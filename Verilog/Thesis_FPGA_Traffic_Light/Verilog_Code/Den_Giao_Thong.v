==> flow/design.v <==
module Den_Giao_Thong
(
    street_a,
    street_a_pri_lamp,
    street_b,
    street_b_pri_lamp,
    rst_n,
    clk
);
    input           clk;                 
    input           rst_n;               
    output [2:0]    street_a;            
    output [2:0]    street_b;            
    output          street_a_pri_lamp;
    output          street_b_pri_lamp;
    wire            fsm_g;               
    wire            fsm_r;               
    wire            fsm_y;               
    wire            g_end;               
    wire            r_end;               
    wire            y_end;               
    time_counter cnt
    (
        .g_end        (g_end),
        .y_end        (y_end),
        .r_end        (r_end),
        .clk          (clk),
        .rst_n        (rst_n),
        .fsm_g        (fsm_g),
        .fsm_r        (fsm_r),
        .fsm_y        (fsm_y)
    );
    fsm fsm
    (
        .street_a           (street_a[2:0]),
        .street_a_pri_lamp  (street_a_pri_lamp),
        .street_b           (street_b[2:0]),
        .street_b_pri_lamp  (street_b_pri_lamp),
        .fsm_g              (fsm_g),
        .fsm_y              (fsm_y),
        .fsm_r              (fsm_r),
        .clk                (clk),
        .rst_n              (rst_n),
        .g_end              (g_end),
        .y_end              (y_end),
        .r_end              (r_end)
    );
endmodule
module fsm
(
   street_a,
   street_a_pri_lamp,
   street_b,
   street_b_pri_lamp,
   fsm_g,
   fsm_y,
   fsm_r,
   clk,
   rst_n,
   g_end,
   y_end,
   r_end
);
    input               clk;                    
    input               rst_n;                  
    input               g_end;                  
    input               y_end;                  
    input               r_end;                  
    output reg [2:0]    street_a;               
    output reg [2:0]    street_b;               
    output wire         fsm_g;                  
    output wire         fsm_y;                  
    output wire         fsm_r;                  
    output wire         street_a_pri_lamp;      
    output wire         street_b_pri_lamp;      
    reg [2:0] current_state,     
              next_state;        
    reg       street_a_pl,       
              street_b_pl;       
    localparam AG_BR  = 3'd0;    
    localparam AY_BR  = 3'd1;    
    localparam AR_BR1 = 3'd2;    
    localparam AR_BG  = 3'd3;    
    localparam AR_BY  = 3'd4;    
    localparam AR_BR2 = 3'd5;    
    always @ (*) begin
        case (current_state[2:0])
            AG_BR:
                begin
                    if (g_end)
                        next_state[2:0] = AY_BR;
                    else
                        next_state[2:0] = current_state[2:0];
                end
            AY_BR:
                begin
                    if (y_end)
                        next_state[2:0] = AR_BR1;
                    else
                        next_state[2:0] = current_state[2:0];
                end
            AR_BR1:
                begin
                    if (r_end)
                        next_state[2:0] = AR_BG;
                    else
                        next_state[2:0] = current_state[2:0];
                end
            AR_BG:
                begin
                    if (g_end)
                        next_state[2:0] = AR_BY;
                    else
                        next_state[2:0] = current_state[2:0];
                end
            AR_BY:
                begin
                    if (y_end)
                        next_state[2:0] = AR_BR2;
                    else
                        next_state[2:0] = current_state[2:0];
                end
            AR_BR2:
                begin
                    if (r_end)
                        next_state[2:0] = AG_BR;
                    else
                        next_state[2:0] = current_state[2:0];
                end
            default:
                next_state[2:0] = current_state[2:0];
        endcase
    end
    always @ (posedge clk)
    begin
        if (~rst_n)
            current_state[2:0] <= AR_BR1;
        else
            current_state[2:0] <= next_state[2:0];
    end
    always @ (*) begin
        case (current_state[2:0])
            AG_BR:
                begin
                    street_a[2:0] = 3'b100;     
                    street_a_pl   = 1'b0;       
                end
            AY_BR:
                begin
                    street_a[2:0] = 3'b010;     
                    street_a_pl   = 1'b0;       
                end
            default:
                begin
                    street_a[2:0] = 3'b001;     
                    street_a_pl   = 1'b1;       
                end
        endcase
    end
    always @ (*) begin
        case (current_state[2:0])
            AR_BG:
                begin
                    street_b[2:0] = 3'b100;     
                    street_b_pl   = 1'b0;       
                end
            AR_BY:
                begin
                    street_b[2:0] = 3'b010;     
                    street_b_pl   = 1'b0;       
                end
            default:
                begin
                    street_b[2:0] = 3'b001;     
                    street_b_pl   = 1'b1;       
                end
        endcase
    end
    assign fsm_g = (current_state[2:0] == AG_BR)  | (current_state[2:0] == AR_BG);    
    assign fsm_y = (current_state[2:0] == AY_BR)  | (current_state[2:0] == AR_BY);    
    assign fsm_r = (current_state[2:0] == AR_BR1) | (current_state[2:0] == AR_BR2);   
    assign street_a_pri_lamp = street_a_pl;     
    assign street_b_pri_lamp = street_b_pl;     
endmodule
module time_counter
(
    g_end,
    y_end,
    r_end,
    clk,
    rst_n,
    fsm_g,
    fsm_r,
    fsm_y
);
    parameter GREEN_TIME  = 15;      
    parameter YELLOW_TIME = 5;       
    parameter RED_TIME    = 2;       
    input       clk;
    input       rst_n;
    input       fsm_g;
    input       fsm_r;
    input       fsm_y;
    output wire g_end;
    output wire y_end;
    output wire r_end;
    reg  [7:0]  clk_counter;         
    wire        clr_counter;         
    always @ (posedge clk)
    begin
        if (~rst_n)                                          
            clk_counter[7:0] <= 8'd0;                        
        else if (clr_counter)                                
            clk_counter[7:0] <= 8'd0;                        
        else                                                 
            clk_counter[7:0] <= clk_counter[7:0] + 1'b1;     
    end
    assign g_end = fsm_g & (clk_counter[7:0] == GREEN_TIME);
    assign y_end = fsm_y & (clk_counter[7:0] == YELLOW_TIME);
    assign r_end = fsm_r & (clk_counter[7:0] == RED_TIME);
    assign clr_counter = g_end | y_end | r_end;
endmodule
Reports on Den_Giao_Thong --
Tool output for the design above, in the order of the flow. Line numbers count from 1 in the design file above. Library cell names are shortened. The mark n/a stands for no value.
Inputs: top Den_Giao_Thong, clock port clk, standard-cell library sky130hd, corner tt_025C_1v80

Word-level counts --
Source: Yosys, flattened and elaborated, memories not mapped. Widths are those after wreduce. Registers that Yosys merges into a memory's read port (data or address) are not register bits. Print and check cells do not count. Equal cells are merged and count once.
Word-level totals: memory cells 0, memory bits (writable) 0, elaborated cells 43, output and inout port bits 8, clocked read ports x word width 0, bits in read-only memories 0, register bits after elaboration 11, bits in latches 0
Cells by class: shift operators 0, equal/unequal tests 14, bitwise logic cells 9, $add $sub $neg 1, divide/modulo/power cells 0, multipliers 0, reduce/logical cells 6, multiplexer cells 11, order comparisons 0
Operators by type and width (count):
- parallel mux 3 bit (select 6 bit) | 1
- two-way mux 3 bit | 6
- inequality test 2 bit (second input constant) | 6
- parallel mux 3 bit (select 2 bit) | 2
- adder 8 x 1 -> 8 bit (second input constant) | 1
- equality test 8 x 2 -> 1 bit (second input constant) | 1
- equality test 8 x 3 -> 1 bit (second input constant) | 1
- equality test 8 x 4 -> 1 bit (second input constant) | 1
- AND reduction 7 bit | 1
- OR reduction 2 bit | 3
- equality test 3 x 2 -> 1 bit (second input constant) | 2
- equality test 3 bit (second input constant) | 2
- nonzero test 6 bit | 1
- bitwise OR 1 bit | 5
- AND 1 bit | 3
- equality test 3 x 1 -> 1 bit (second input constant) | 1
- logical NOT 3 bit | 1
- two-way mux 1 bit | 2
- inverter 1 bit | 1

Depth --
Longest topological path by Yosys (ltp), each cell counted once; first at word level (registers and memories cut), then after technology mapping (sequential cells cut; the memories' decode and read muxes count).
Logic depth: word-level depth 6, ABC_AREA 0, depth in mapped cells 5, gate-level depth less buffers 5

Netlist --
The flow's flattened synthesis, as Yosys stat reports it; memories are mapped. The netlist is that of the ABC_AREA named above (0 if unset); the other value can give another one. The area totals of this step are shown rounded.
Synthesis totals: mapped area 685.7 sq um, mapped flip-flops 14, cell count 78
Cells by type:
- dfxtp_1 | count 14, total area 280.269 sq um
- a2111oi_0 | count 5, total area 43.792 sq um
- ha_1 | count 3, total area 37.536 sq um
- nand2_1 | count 9, total area 33.782 sq um
- o22ai_1 | count 4, total area 25.024 sq um
- buf_4 | count 3, total area 22.522 sq um
- or4_4 | count 2, total area 22.522 sq um
- nor2_1 | count 5, total area 18.768 sq um
- xor2_1 | count 2, total area 17.517 sq um
- clkbuf_1 | count 4, total area 15.014 sq um
- inv_1 | count 4, total area 15.014 sq um
- nand3_1 | count 3, total area 15.014 sq um
- o211ai_1 | count 2, total area 15.014 sq um
- o21ai_0 | count 3, total area 15.014 sq um
- or3_1 | count 2, total area 12.512 sq um
- a32o_2 | count 1, total area 11.261 sq um
- buf_6 | count 1, total area 11.261 sq um
- a21oi_1 | count 2, total area 10.01 sq um
Not listed: further types 9, cells in them 9. The figures by module come from a second, unflattened synthesis with its own total; it is not the netlist above.
Second synthesis, totals: cell total of the unflattened synthesis 87, area (unflattened synthesis) 765.7 sq um
Rows give one instance, submodules left out.
Modules:
- time_counter | seq. area 160.2 sq um, area 479.2 sq um, cells 52, times used 1
- fsm | seq. area 120.1 sq um, area 286.5 sq um, cells 35, times used 1
- Den_Giao_Thong | seq. area 0.0 sq um, area 0.0 sq um, cells 0, times used 1

Worst setup path after synthesis --
Source: OpenSTA report_checks on the synthesized netlist (no wires, ideal clock, input and output delay 20% of the period each), path of least setup slack; recovery checks are left aside. Register names are those of the netlist, which keeps one name where synthesis merged equal registers.
Path after synthesis: path type register to register, start point reg cnt.clk_counter[5], end point reg fsm.current_state, period 2.32 ns, delay of the path 1.751 ns, library setup time 0.122 ns, required time 2.198 ns, data arrival time 1.629 ns, slack 0.569 ns, stages on the path 4, period reached after synthesis 1.751 ns
"delay of the path" is the arrival time less input delay plus setup time. "stages on the path": output pins that drive a net of the path, with the launching flip-flop's if there is one; two outputs of one cell count as two. "period reached after synthesis" is the clock period less the worst setup slack; recovery checks do not enter. This is arithmetic on one report: input and output delays are still those of the set period (20% each). An end named without its bit number is one bit of that signal or, where synthesis recoded a state register, one of its new flip-flops. At most two assigning lines are given for a register; there are more.
On the way, after synthesis: path through dfxtp_1 or4_4 or4_4 a221o_1
RTL lines, path after synthesis:
- start: declaration | RTL line 207 | reg  [7:0]  clk_counter;
- start: assignment | RTL line 212 | clk_counter[7:0] <= 8'd0;
- start: assignment | RTL line 216 | clk_counter[7:0] <= clk_counter[7:0] + 1'b1;
- end: assignment | RTL line 137 | current_state[2:0] <= AR_BR1;
- end: assignment | RTL line 139 | current_state[2:0] <= next_state[2:0];
- end: declaration | RTL line 76 | reg [2:0] current_state,
No chain of elaborated cells between the ends is given.

Timing after layout --
Path of least setup slack in the final report of flow run 1 (OpenROAD, finished layout, wires in). Where an end is a register, its clock arrival counts in the times.
Path after layout: path type register to register, start point reg cnt.clk_counter[4], end point reg fsm.current_state, library setup time 0.14 ns, required time 1.38 ns, data arrival time 1.94 ns, slack -0.56 ns, period 1.23 ns, stages on the path 6
An end named without its bit number is one bit of that signal or, where synthesis recoded a state register, one of its new flip-flops. At most two assigning lines are given for a register; there are more.
On the way, after layout: path through dfxtp_4 or4_4 buf_4 buf_6 nor3_2 o22ai_1
RTL lines, path after layout:
- start: declaration | RTL line 207 | reg  [7:0]  clk_counter;
- start: assignment | RTL line 212 | clk_counter[7:0] <= 8'd0;
- start: assignment | RTL line 216 | clk_counter[7:0] <= clk_counter[7:0] + 1'b1;
- end: assignment | RTL line 137 | current_state[2:0] <= AR_BR1;
- end: assignment | RTL line 139 | current_state[2:0] <= next_state[2:0];
- end: declaration | RTL line 76 | reg [2:0] current_state,
No chain of elaborated cells between the ends is given.

Add stored flow runs of Den_Giao_Thong

Measured data: module Den_Giao_Thong, platform sky130hd, 2 stored runs of the flow under differing settings, order arbitrary. Input and output delays are each 20% of the period that was set; the output load is 0.01 pF.
By "achieved clock period" is meant the clock period of the run minus its worst setup slack. This is arithmetic on one report: input and output delays are still those of the set period (20% each).
"worst setup path time" is the time allowed to the run's worst setup path (the clock period less input and output delay, where it has them) less its slack. Clock arrival times count: a late capture clock shortens it, a late launch clock lengthens it.
By "power" is meant OpenSTA's value without simulated activity: inputs other than the clock are taken to toggle once in ten clock periods, and the tool carries that through the logic.
The measured numbers are rounded.
[flow run 1] settings: period_ns=1.23, CORE_UTILIZATION=51, PLACE_DENSITY_LB_ADDON=0.03, CORE_MARGIN=6, CELL_PAD_IN_SITES_DETAIL_PLACEMENT=0, TNS_END_PERCENT=25, GPL_TIMING_DRIVEN=0, CTS_CLUSTER_SIZE=23, CAP_MARGIN=20, SLEW_MARGIN=20
[flow run 1] result: chip area after synthesis (Yosys) 685.7 sq um, die area 2368 sq um, standard-cell area of the final layout 948.4 sq um, utilization 81.0 %, worst setup slack after layout -0.562 ns, total negative slack -5.334 ns, worst hold slack 0.229 ns, power 1.044 mW, achieved clock period 1.792 ns, worst setup path time 1.79 ns, worst setup path kind register to register
[flow run 2] settings: period_ns=1.5, CORE_UTILIZATION=24, CORE_ASPECT_RATIO=1.96, CORE_MARGIN=8, GPL_TIMING_DRIVEN=1, CTS_CLUSTER_SIZE=56, CTS_CLUSTER_DIAMETER=266, CAP_MARGIN=30, MIN_ROUTING_LAYER=met1, SLEW_MARGIN=20
[flow run 2] result: chip area after synthesis (Yosys) 685.7 sq um, die area 4921 sq um, standard-cell area of the final layout 1002 sq um, utilization 36.2 %, worst setup slack after layout -0.245 ns, total negative slack -0.848 ns, worst hold slack 0.458 ns, power 1.013 mW, achieved clock period 1.745 ns, worst setup path time 1.74 ns, worst setup path kind register to register
